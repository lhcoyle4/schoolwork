==> flow/design.v <==
module controlbar(LEDR, KEY, CLOCK_50);
  input [3:0] KEY;
  input CLOCK_50;
  output reg [17:0] LEDR;
  reg [25:0] counter;
  reg button_held;
  initial begin
    button_held = 0;
    counter = 0;
    LEDR = 0;
  end
  always @ (posedge CLOCK_50) begin
    if (!button_held) begin  
      if (!KEY[3]) begin      
        button_held <= 1;
        LEDR <= LEDR << 1;   
      end
      else if (!KEY[2]) begin 
        button_held <= 1;
        if (LEDR == 0) begin
          LEDR[17] <= 1;
        end
        else begin
          LEDR <= LEDR | (LEDR >> 1);
        end
      end
    end
    else begin
      if (!KEY[3]) begin      
        button_held <= 1;
        counter <= counter + 1;
        if (counter > 50000000) begin          
          LEDR <= LEDR << 1; 
          counter <= 0;
        end
      end
      else if (!KEY[2]) begin 
        button_held <= 1;
        counter <= counter + 1;
        if (counter > 50000000) begin
          if (LEDR == 0) begin
            LEDR[17] <= 1;
          end
          else begin
            LEDR <= LEDR | (LEDR >> 1);
          end
          counter <= 0;
        end 
      end
      else begin             
        button_held <= 0;
        counter <= 0;
      end
    end
  end
endmodule
* Tool chain data of controlbar
What the tools print for controlbar, step after step.
Line numbers count from 1 in the design file above.
Cell names lack the library's common part.
The mark n/a stands for no value.
- Design top :: controlbar
- Clock :: CLOCK_50
- Library :: sky130hd
- Library corner :: tt_025C_1v80

* Word level
Yosys after proc, flatten, opt, wreduce and memory -nomap, before mapping. Memory bits, and registers merged into a memory's read port (data or address), are not among the register bits. Print and check cells are not counted. Equal cells are merged and count once.
- Register bits :: 45
- Input port bits :: 5
- Output and inout port bits :: 18
- Elaborated cells :: 30
- $add $sub $neg :: 1
- Magnitude comparators :: 1
- Equality and inequality tests :: 2
- Mux-type cells :: 20
- Bitwise logic cells :: 1
- Reductions and logical operators :: 2
** Operator list (number)
- 17-bit two-way mux :: 8
- 26-bit two-way mux :: 3
- 26-bit by 1-bit adder with 26-bit output with constant B :: 1
- 26-bit greater-than comparator with constant B :: 1
- 18-bit by 17-bit OR with 18-bit output :: 1
- 18-bit logical NOT :: 1
- 1-bit two-way mux :: 9
- 2-bit by 1-bit != test with 1-bit output with constant B :: 1
- 2-bit != test with constant B :: 1
- 2-bit AND reduction :: 1

* Logic depth
Yosys ltp: most cells in a row. Word level: on the elaborated netlist, between registers, memories and ports. Mapped: between sequential cells and ports; inverters and the memories' decode and read muxes count.
- Depth after elaboration :: 6
- ABC_AREA :: 0
- Gate-level depth with buffers :: 8

* Synthesis result
Yosys stat after the flow's synthesis: flattened, memories mapped to cells. It holds for the ABC_AREA given above (unset counts as 0); a run with the other value may have another netlist.
** Cell types
- edfxtp_1 :: number 44, area in all 1.32E+03 sq um
- nor2_1 :: number 58, area in all 217.709 sq um
- xor2_1 :: number 18, area in all 157.651 sq um
- a21oi_1 :: number 16, area in all 80.077 sq um
- and4_1 :: number 7, area in all 61.309 sq um
- nand3_1 :: number 10, area in all 50.048 sq um
- nand2_1 :: number 12, area in all 45.043 sq um
- nand4_1 :: number 7, area in all 43.792 sq um
- xnor2_1 :: number 5, area in all 43.792 sq um
- and3_1 :: number 4, area in all 25.024 sq um
- ha_1 :: number 2, area in all 25.024 sq um
- buf_6 :: number 2, area in all 22.522 sq um
- dfxtp_1 :: number 1, area in all 20.019 sq um
- and2_1 :: number 3, area in all 18.768 sq um
- nor4_1 :: number 3, area in all 18.768 sq um
- a22o_4 :: number 1, area in all 17.517 sq um
- clkbuf_1 :: number 4, area in all 15.014 sq um
- a31oi_1 :: number 2, area in all 12.512 sq um
Other cell types: 17; their cells: 20.
- Standard cells after synthesis :: 219
- Chip area (Yosys) :: 0.0023372 sq mm
- Sequential area :: 0.0013413 sq mm
- Flip-flop cells :: 45

* Timing after synthesis
Source: OpenSTA report_checks on the synthesized netlist (no wires, ideal clock, input and output delay 20% of the period each), path of least setup slack; recovery checks are left aside. Register names are those of the netlist, which keeps one name where synthesis merged equal registers.
- Path kind :: in2reg
- Start :: in KEY[3]
- End :: reg LEDR[10]
- Period :: 3800 ps
- External input delay :: 760 ps
- Setup time :: 394 ps
- Time at the first pin :: 760 ps
- Arrival time :: 2269 ps
- Setup slack :: 1137 ps
- Delay of the path :: 1903 ps
- Driving pins on the path :: 6
- Path buffers :: 1
- Period reached after synthesis :: 2663 ps
"delay of the path" is the arrival time less input delay plus setup time.
"driving pins on the path" counts driving pins, that of a launching flip-flop among them; a cell with two outputs on the path counts twice.
"period reached after synthesis" is the clock period less the worst setup slack; recovery checks do not enter. This is arithmetic on one report: input and output delays are still those of the set period (20% each).
The rows between start and end are the longest chain of elaborated cells between them; the timing report does not say that the signal goes this way. Where chains are equally long, one stands for them.
A line is the first line of the expression or statement that the cell stems from. Yosys adds cells for indexed reads and writes and turns some case tables into memories.
A register here has more assigning lines than the two given.
Only ways into the end's enable, where the timed path ends, are counted here.
- Cells stage by stage :: clkbuf_1 -> nor3b_1 -> and4_1 -> nand4_1 -> nand2_1 -> a21oi_1
- Cells in the longest elaborated chain :: 2
- Elaborated cells between the ends (all ways) :: 2
- Source lines of those cells :: 0
- Classes of those cells :: eq/ne: 1; reduce/logical: 1
** Ends and longest elaborated chain, post-synthesis
- start, declared :: line 2 : input [3:0] KEY;
- 2-bit != test
- 2-bit AND reduction
- end, assigned :: line 16 : LEDR <= LEDR << 1;
- end, assigned :: line 24 : LEDR <= LEDR | (LEDR >> 1);
- end, declared :: line 4 : output reg [17:0] LEDR;

* Worst path after layout
Path of least setup slack in the final report of record 1 (OpenROAD, finished layout, wires in). Where an end is a register, its clock arrival counts in the times.
The path's times are printed in steps of 10 ps; the period is the one set.
- Path kind :: reg2reg
- Start :: reg counter[0]
- End :: reg LEDR[14]
- Period :: 3210 ps
- Setup time :: 280 ps
- Time at the first pin :: 310 ps
- Arrival time :: 2360 ps
- Setup slack :: 860 ps
- Driving pins on the path :: 9
- Path buffers :: 1
The rows between start and end are the longest chain of elaborated cells between them; the timing report does not say that the signal goes this way. Where chains are equally long, one stands for them.
A register here has more assigning lines than the two given.
Only ways into the end's enable, where the timed path ends, are counted here.
- Cells stage by stage :: edfxtp_1 -> inv_1 -> ha_1 -> nor4bb_1 -> and4_1 -> a31oi_1 -> nand2_1 -> a21oi_2 -> buf_8
- Cells in the longest elaborated chain :: 3
- Elaborated cells between the ends (all ways) :: 3
- Classes of those cells :: compare: 1; eq/ne: 1; reduce/logical: 1
** Ends and longest elaborated chain, after layout
- start, declared :: line 5 : reg [25:0] counter;
- start, assigned :: line 31 : counter <= counter + 1;
- start, assigned :: line 39 : counter <= counter + 1;
- 26-bit greater-than comparator :: line 40 : if (counter > 50000000) begin
- 2-bit by 1-bit != test with 1-bit output
- 2-bit AND reduction
- end, assigned :: line 33 : LEDR <= LEDR << 1;
- end, assigned :: line 45 : LEDR <= LEDR | (LEDR >> 1);
- end, declared :: line 4 : output reg [17:0] LEDR;

--- measured runs ---
Module controlbar, platform sky130hd: 2 stored runs of the flow (Yosys, OpenROAD) with differing settings, in no particular order. Input and output delays are each 20% of the period that was set; the output load is 0.01 pF.
By "clock period achieved" is meant the clock period of the run minus its worst setup slack. This is arithmetic on one report: input and output delays are still those of the set period (20% each).
"time of the worst setup path" = time allowed to the worst setup path (clock period - input delay - output delay, where it has them) - its slack; a late launch clock adds to it, a late capture clock takes from it.
"power consumption" rests on the timing tool's default activity at the inputs, not on a simulated workload.
"time of the worst setup path" is known to 10 ps.

* Record 1
** Files
==> flow/run.sh <==
#!/bin/bash
# the make line also repeats the synthesis and layout settings of config.mk as NAME=value (left out here)
make -C /OpenROAD-flow-scripts/flow DESIGN_CONFIG=/design/flow/config.mk WORK_HOME=/design/flow/orfs CLKGATE_MAP_FILE= finish
==> flow/config.mk <==
export PLATFORM = sky130hd
export DESIGN_NAME = controlbar
export DESIGN_NICKNAME = controlbar
export VERILOG_FILES = /design/flow/design.v
export SDC_FILE = /design/flow/constraint.sdc
export NUM_CORES = 4
export LEC_CHECK = 0
export CAP_MARGIN = 20
export CELL_PAD_IN_SITES_DETAIL_PLACEMENT = 2
export CELL_PAD_IN_SITES_GLOBAL_PLACEMENT = 1
export CORE_ASPECT_RATIO = 0.83
export CORE_MARGIN = 10
export CORE_UTILIZATION = 31
export GPL_ROUTABILITY_DRIVEN = 1
export GPL_TIMING_DRIVEN = 0
export HOLD_SLACK_MARGIN = -0.09
export PLACE_DENSITY_LB_ADDON = 0.15
export SLEW_MARGIN = 25
==> flow/constraint.sdc <==
create_clock -name core_clock -period 3.21 [get_ports {CLOCK_50}]
set_input_delay 0.6420 -clock core_clock [delete_from_list [all_inputs] [get_ports {CLOCK_50}]]
set_output_delay 0.6420 -clock core_clock [all_outputs]
set_load 0.01 [all_outputs]
** Results
- Synthesis area :: 0.0023372 sq mm
- Utilization in the final report :: 38.1%
- Worst setup slack after layout :: 864 ps
- Time of the worst setup path :: 2350 ps
- Type of the worst setup path :: reg2reg
- Die size :: 0.0114278 sq mm
- Power consumption :: 1356 uW
- Worst-case hold slack :: 613 ps
- Clock period achieved :: 2346 ps
- Setup TNS :: 0 ps
- Standard-cell area after routing :: 0.0027501 sq mm

* Record 2
** Files
==> flow/run.sh <==
#!/bin/bash
# the make line also repeats the synthesis and layout settings of config.mk as NAME=value (left out here)
make -C /OpenROAD-flow-scripts/flow DESIGN_CONFIG=/design/flow/config.mk WORK_HOME=/design/flow/orfs CLKGATE_MAP_FILE= finish
==> flow/config.mk <==
export PLATFORM = sky130hd
export DESIGN_NAME = controlbar
export DESIGN_NICKNAME = controlbar
export VERILOG_FILES = /design/flow/design.v
export SDC_FILE = /design/flow/constraint.sdc
export NUM_CORES = 4
export LEC_CHECK = 0
export CAP_MARGIN = 30
export CORE_ASPECT_RATIO = 1.14
export CORE_MARGIN = 2
export CORE_UTILIZATION = 19
export MAX_ROUTING_LAYER = met5
export MIN_ROUTING_LAYER = met2
export PLACE_DENSITY_LB_ADDON = 0.08
export SETUP_SLACK_MARGIN = 0.98
export SLEW_MARGIN = 20
export TNS_END_PERCENT = 60
==> flow/constraint.sdc <==
create_clock -name core_clock -period 3.59 [get_ports {CLOCK_50}]
set_input_delay 0.7180 -clock core_clock [delete_from_list [all_inputs] [get_ports {CLOCK_50}]]
set_output_delay 0.7180 -clock core_clock [all_outputs]
set_load 0.01 [all_outputs]
** Results
- Synthesis area :: 0.0023372 sq mm
- Utilization in the final report :: 24.1%
- Worst setup slack after layout :: 1294 ps
- Time of the worst setup path :: 2300 ps
- Type of the worst setup path :: reg2reg
- Die size :: 0.0132061 sq mm
- Power consumption :: 1477 uW
- Worst-case hold slack :: 618 ps
- Clock period achieved :: 2296 ps
- Setup TNS :: 0 ps
- Standard-cell area after routing :: 0.0029128 sq mm
--- end ---
