==> flow/design.v <==
module log2(CLOCK_50, LEDR, SW);
input wire CLOCK_50;
output reg [17:0] LEDR;  
input wire [17:0] SW;  
integer value_of_power;
integer ms_set_bit; 
integer temp_for_msb;
integer temp_for_msb_neg;
reg [7:0] n;
integer power;
integer tabval;
integer tablen[1:12];
initial begin
  tablen[1] = 4096;
  tablen[2] = 2048;  
  tablen[3] = 2048;  
  tablen[4] = 1024;  
  tablen[5] = 512;   
  tablen[6] = 256;   
  tablen[7] = 128;   
  tablen[8] = 64;    
  tablen[9] = 32;    
  tablen[10] = 16;    
  tablen[11] = 8;     
  tablen[12] = 4;    
  tablen[13] = 2;    
  tablen[14] = 1;    
  power = 0;
  LEDR = 0;
  temp_for_msb = 0;
  temp_for_msb_neg = 0;
  value_of_power = 0;
  ms_set_bit = 0;
  n = 15;
end
always @(posedge CLOCK_50) begin
  if (n == 15) begin
    LEDR <= power;
    value_of_power <= SW;  
    temp_for_msb <= SW;  
    temp_for_msb_neg <= SW;  
    ms_set_bit <= 0;
    n <= n + 1;
  end
  else if (n == 16) begin
    if (temp_for_msb > 512) begin  
      temp_for_msb <= (temp_for_msb >> 1);  
      ms_set_bit <= ms_set_bit + 1; 
    end
    else if (temp_for_msb_neg <= 256) begin
      temp_for_msb_neg <= (temp_for_msb_neg << 1);
      ms_set_bit <= ms_set_bit - 1;
    end
    else begin
      power <= (ms_set_bit << 13);
      n <= 1;
    end
  end
  else begin
    tabval = tablen[n];
    if ((value_of_power - tabval) > 1) begin
      value_of_power <= value_of_power - (value_of_power>>n);
      power <= power + tabval;
    end
    n <= n + 1;
  end
end
endmodule
# Step by step through the tools: log2
# The steps from the RTL of log2 to its reports follow in flow order.
# Line numbers count from 1 in the design file above.
# Operators carry their Yosys type and port widths (W data, S select, Z words).
# Not given: --
# setup
top,log2
clk_port,CLOCK_50
cell_library,sky130hd
corner,tt_025C_1v80

# Word-level counts
# Yosys after proc, flatten, opt, wreduce and memory -nomap, before mapping. Memory bits, and registers merged into a memory's read port (data or address), are not among the register bits. Print and check cells are not counted. Equal cells are merged and count once.
# Memory sizes are those after Yosys's memory passes, which may raise the word count (mostly to a power of two), join words into wider ones and drop unused or constant bits.
# classes
add_sub_neg,6
mul,0
div_mod_pow,0
compare,3
equal,8
shifts,1
mux,20
n_logic,3
reduce_logical,14
# op_table
cell,n
$mux W32,6
$mux W18,10
$sub A32 B32 Y32,2
$le A32 B10 Y1 const B,1
$add A32 B2 Y32 const B,1
$sub A32 B2 Y32 const B,1
$gt A32 B2 Y1 const B,1
$add A32 B32 Y32,1
$shr A32 B8 Y32,1
$mux W8,4
$gt A18 B10 Y1 const B,1
$reduce_bool A2 Y1,6
$reduce_and A2 Y1,5
$ne A2 B2 Y1 const B,4
$add A8 B1 Y8 const B,1
$eq A8 B4 Y1 const B,1
$eq A8 B5 Y1 const B,1
$ne A3 B3 Y1 const B,2
$reduce_and A3 Y1,2
$reduce_and A4 Y1,1
$not A1 Y1,3
# word_totals
register_bits,172
latchBits,0
ram_bits,0
rom_bits,156
clocked_rd_ports_x_width,0
n_memories,1
inputBits,19
out_inout_bits,18
word_cells,65
# mem_list
name,size,word_bits,read_ports,wr,line,rtl
tablen,12,13,1,0,12,integer tablen[1:12];

# Logic depth
# Longest topological path by Yosys (ltp), each cell counted once; first at word level (registers and memories cut), then after technology mapping (sequential cells cut; the memories' decode and read muxes count).
# depth
word_depth,5
abc_area,0
depth_mapped,23

# Synthesis result
# Source: synth_stat.txt of the flow (Yosys; design flattened, memories mapped). It holds for the ABC_AREA given above (unset counts as 0); a run with the other value may have another netlist.
# by_type
cell_type,n,area_total_um2
sky130_fd_sc_hd__edfxtp_1,94,2.82E+03
sky130_fd_sc_hd__nand2_1,224,840.806
sky130_fd_sc_hd__ha_1,62,775.744
sky130_fd_sc_hd__dfxtp_1,33,660.634
sky130_fd_sc_hd__mux4_2,19,427.91
sky130_fd_sc_hd__a21oi_1,78,390.374
sky130_fd_sc_hd__o21ai_0,73,365.35
sky130_fd_sc_hd__nor2_1,95,356.592
sky130_fd_sc_hd__xnor2_1,30,262.752
sky130_fd_sc_hd__mux2i_1,24,240.23
sky130_fd_sc_hd__nand3_1,46,230.221
sky130_fd_sc_hd__xor2_1,22,192.685
sky130_fd_sc_hd__a21o_1,24,180.173
sky130_fd_sc_hd__inv_1,48,180.173
sky130_fd_sc_hd__clkbuf_1,39,146.39
sky130_fd_sc_hd__a31oi_1,18,112.608
sky130_fd_sc_hd__nor4_1,15,93.84
sky130_fd_sc_hd__fa_1,4,80.077
# Not listed: further types 54, cells in them 188.
# mapped
cell_count,1136
mapped_area_um2,9738.1
sequential_area_um2,3483.3
flip_flops,127
n_buf,54

# Path before layout
# Path of least setup slack by OpenSTA after synthesis, without wires, with an ideal clock, recovery checks aside; 20% of the period is set as input and as output delay. Where synthesis merged equal registers, the netlist keeps one of their names.
# synth_timing
path_kind,register -> register
start,reg n[0]
end,reg power[10]
clock_period_ns,4.95
launch_ns,0.000
arrival_ns,4.686
required_ns,4.562
setup_slack_ns,-0.125
path_delay_ns,5.074
driving_pins,19
n_path_buf,5
period_less_setup_slack_ns,5.075
# "path_delay_ns" is the arrival time less input delay plus setup time.
# "driving_pins": output pins that drive a net of the path, with the launching flip-flop's if there is one; two outputs of one cell count as two.
# "period_less_setup_slack_ns" is the clock period less the worst setup slack; recovery checks do not enter. This is arithmetic on one report: input and output delays are still those of the set period (20% each).
# Between the ends stands the longest chain of elaborated cells between them, by number of cells; it is not shown to be the way that was timed. Of several equally long chains one is given.
# A line is the first line of the expression or statement that the cell stems from. Yosys adds cells for indexed reads and writes and turns some case tables into memories.
# A memory read counts as a cell of the chain, while the word-level depth stops at memories.
# A register here has more assigning lines than the two given.
# Only ways into the end's enable, where the timed path ends, are counted here.
# synth_between
cell_sequence,sky130_fd_sc_hd__edfxtp_1 -> sky130_fd_sc_hd__buf_1 -> sky130_fd_sc_hd__clkbuf_1 -> sky130_fd_sc_hd__inv_1 -> sky130_fd_sc_hd__ha_1 -> sky130_fd_sc_hd__nand2_1 -> sky130_fd_sc_hd__ha_1 -> sky130_fd_sc_hd__clkbuf_1 -> sky130_fd_sc_hd__and3_1 -> sky130_fd_sc_hd__nand2_1 -> sky130_fd_sc_hd__a2111oi_0 -> sky130_fd_sc_hd__nor4_1 -> sky130_fd_sc_hd__xnor2_1 -> sky130_fd_sc_hd__nand2_1 -> sky130_fd_sc_hd__a31oi_1 -> sky130_fd_sc_hd__buf_6 -> sky130_fd_sc_hd__buf_6 -> sky130_fd_sc_hd__a21oi_1 -> sky130_fd_sc_hd__nor2_1
elab_chain_cells,5
cells_between,10
classes_between,add/sub (1); compare (1); eq/ne (4); logic (1); reduce/logical (2); memory (1)
# synth_lines
item,line,rtl
from (decl),9,reg [7:0] n;
from (assign),43,n <= n + 1;
from (assign),65,n <= n + 1;
$mem_v2 Z12 W13,12,integer tablen[1:12];
$sub A32 B32 Y32,61,if ((value_of_power - tabval) > 1) begin
$gt A32 B2 Y1,61,
$reduce_bool A2 Y1,--,
$reduce_and A4 Y1,--,
to (assign),55,power <= (ms_set_bit << 13);
to (assign),63,power <= power + tabval;
to (decl),10,integer power;

# Timing after layout
# From the final timing report of run 1: the path of least setup slack in the routed layout; clock arrival at registers is part of the times.
# layout_timing
path_kind,register -> register
start,reg n[0]
end,reg value_of_power[22]
clock_period_ns,4.12
launch_ns,0.45
arrival_ns,5.57
required_ns,4.50
setup_slack_ns,-1.08
driving_pins,22
n_path_buf,2
# Between the ends stands the longest chain of elaborated cells between them, by number of cells; it is not shown to be the way that was timed. Of several equally long chains one is given.
# A memory read counts as a cell of the chain, while the word-level depth stops at memories.
# A register here has more assigning lines than the two given.
# layout_between
cell_sequence,sky130_fd_sc_hd__edfxtp_1 -> sky130_fd_sc_hd__buf_4 -> sky130_fd_sc_hd__buf_12 -> sky130_fd_sc_hd__mux4_2 -> sky130_fd_sc_hd__nand2_1 -> sky130_fd_sc_hd__nor2_1 -> sky130_fd_sc_hd__a31oi_1 -> sky130_fd_sc_hd__o22ai_1 -> sky130_fd_sc_hd__nand2_1 -> sky130_fd_sc_hd__o21ai_0 -> sky130_fd_sc_hd__nand2b_1 -> sky130_fd_sc_hd__ha_1 -> sky130_fd_sc_hd__a21oi_2 -> sky130_fd_sc_hd__nand2_1 -> sky130_fd_sc_hd__o21ai_4 -> sky130_fd_sc_hd__a21oi_4 -> sky130_fd_sc_hd__and3_4 -> sky130_fd_sc_hd__o31a_1 -> sky130_fd_sc_hd__o41ai_2 -> sky130_fd_sc_hd__xnor2_1 -> sky130_fd_sc_hd__nand3_1 -> sky130_fd_sc_hd__o21ai_1
elab_chain_cells,4
cells_between,9
classes_between,add/sub (2); compare (1); eq/ne (2); shift (1); logic (1); reduce/logical (1); memory (1)
# layout_lines
item,line,rtl
from (decl),9,reg [7:0] n;
from (assign),43,n <= n + 1;
from (assign),65,n <= n + 1;
$mem_v2 Z12 W13,12,integer tablen[1:12];
$sub A32 B32 Y32,61,if ((value_of_power - tabval) > 1) begin
$gt A32 B2 Y1,61,
$reduce_and A2 Y1,--,
to (assign),39,value_of_power <= SW;
to (assign),62,value_of_power <= value_of_power - (value_of_power>>n);
to (decl),5,integer value_of_power;

# Stored flow runs of log2 (2 of them; Yosys, OpenROAD, sky130hd). They differ in their settings and are not a sequence. Constraints: input delay and output delay 20% of the set period each, output load 0.01 pF.
# "period_reached_ns" = clock period - worst setup slack. The figure is calculated, with input and output delays left at 20% of the set period.
# "worst_path_ns" = time allowed to the worst setup path (clock period - input delay - output delay, where it has them) - its slack; a late launch clock adds to it, a late capture clock takes from it.
# "totalPower_uw" rests on the timing tool's default activity at the inputs, not on a simulated workload.
# Settings: . = not set for that run.
name,run 1,run 2
period_ns,4.12,4.96
CORE_UTILIZATION,44,23
SETUP_SLACK_MARGIN,-0.34,.
PLACE_DENSITY,0.75,.
CORE_MARGIN,10,2
CELL_PAD_IN_SITES_DETAIL_PLACEMENT,1,2
GPL_ROUTABILITY_DRIVEN,1,.
CTS_CLUSTER_DIAMETER,194,34
CAP_MARGIN,30,20
SLEW_MARGIN,15,20
MIN_ROUTING_LAYER,met1,.
PLACE_DENSITY_LB_ADDON,.,0.22
TNS_END_PERCENT,.,75
totalPower_uw,14367,9033
final_hold_ws_ns,0.475,0.468
fin_util_pct,59.0,27.7
synthArea_um2,9738.1,9738.1
period_reached_ns,5.198,4.719
stdcell_area_um2,12884.9,11577.4
setupTns_ns,-32.732,0.000
design_die_area_um2,28483.3,44001.4
worst_path_ns,5.20,4.72
worst_path_kind,register -> register,register -> register
worstSetupSlack_ns,-1.078,0.241
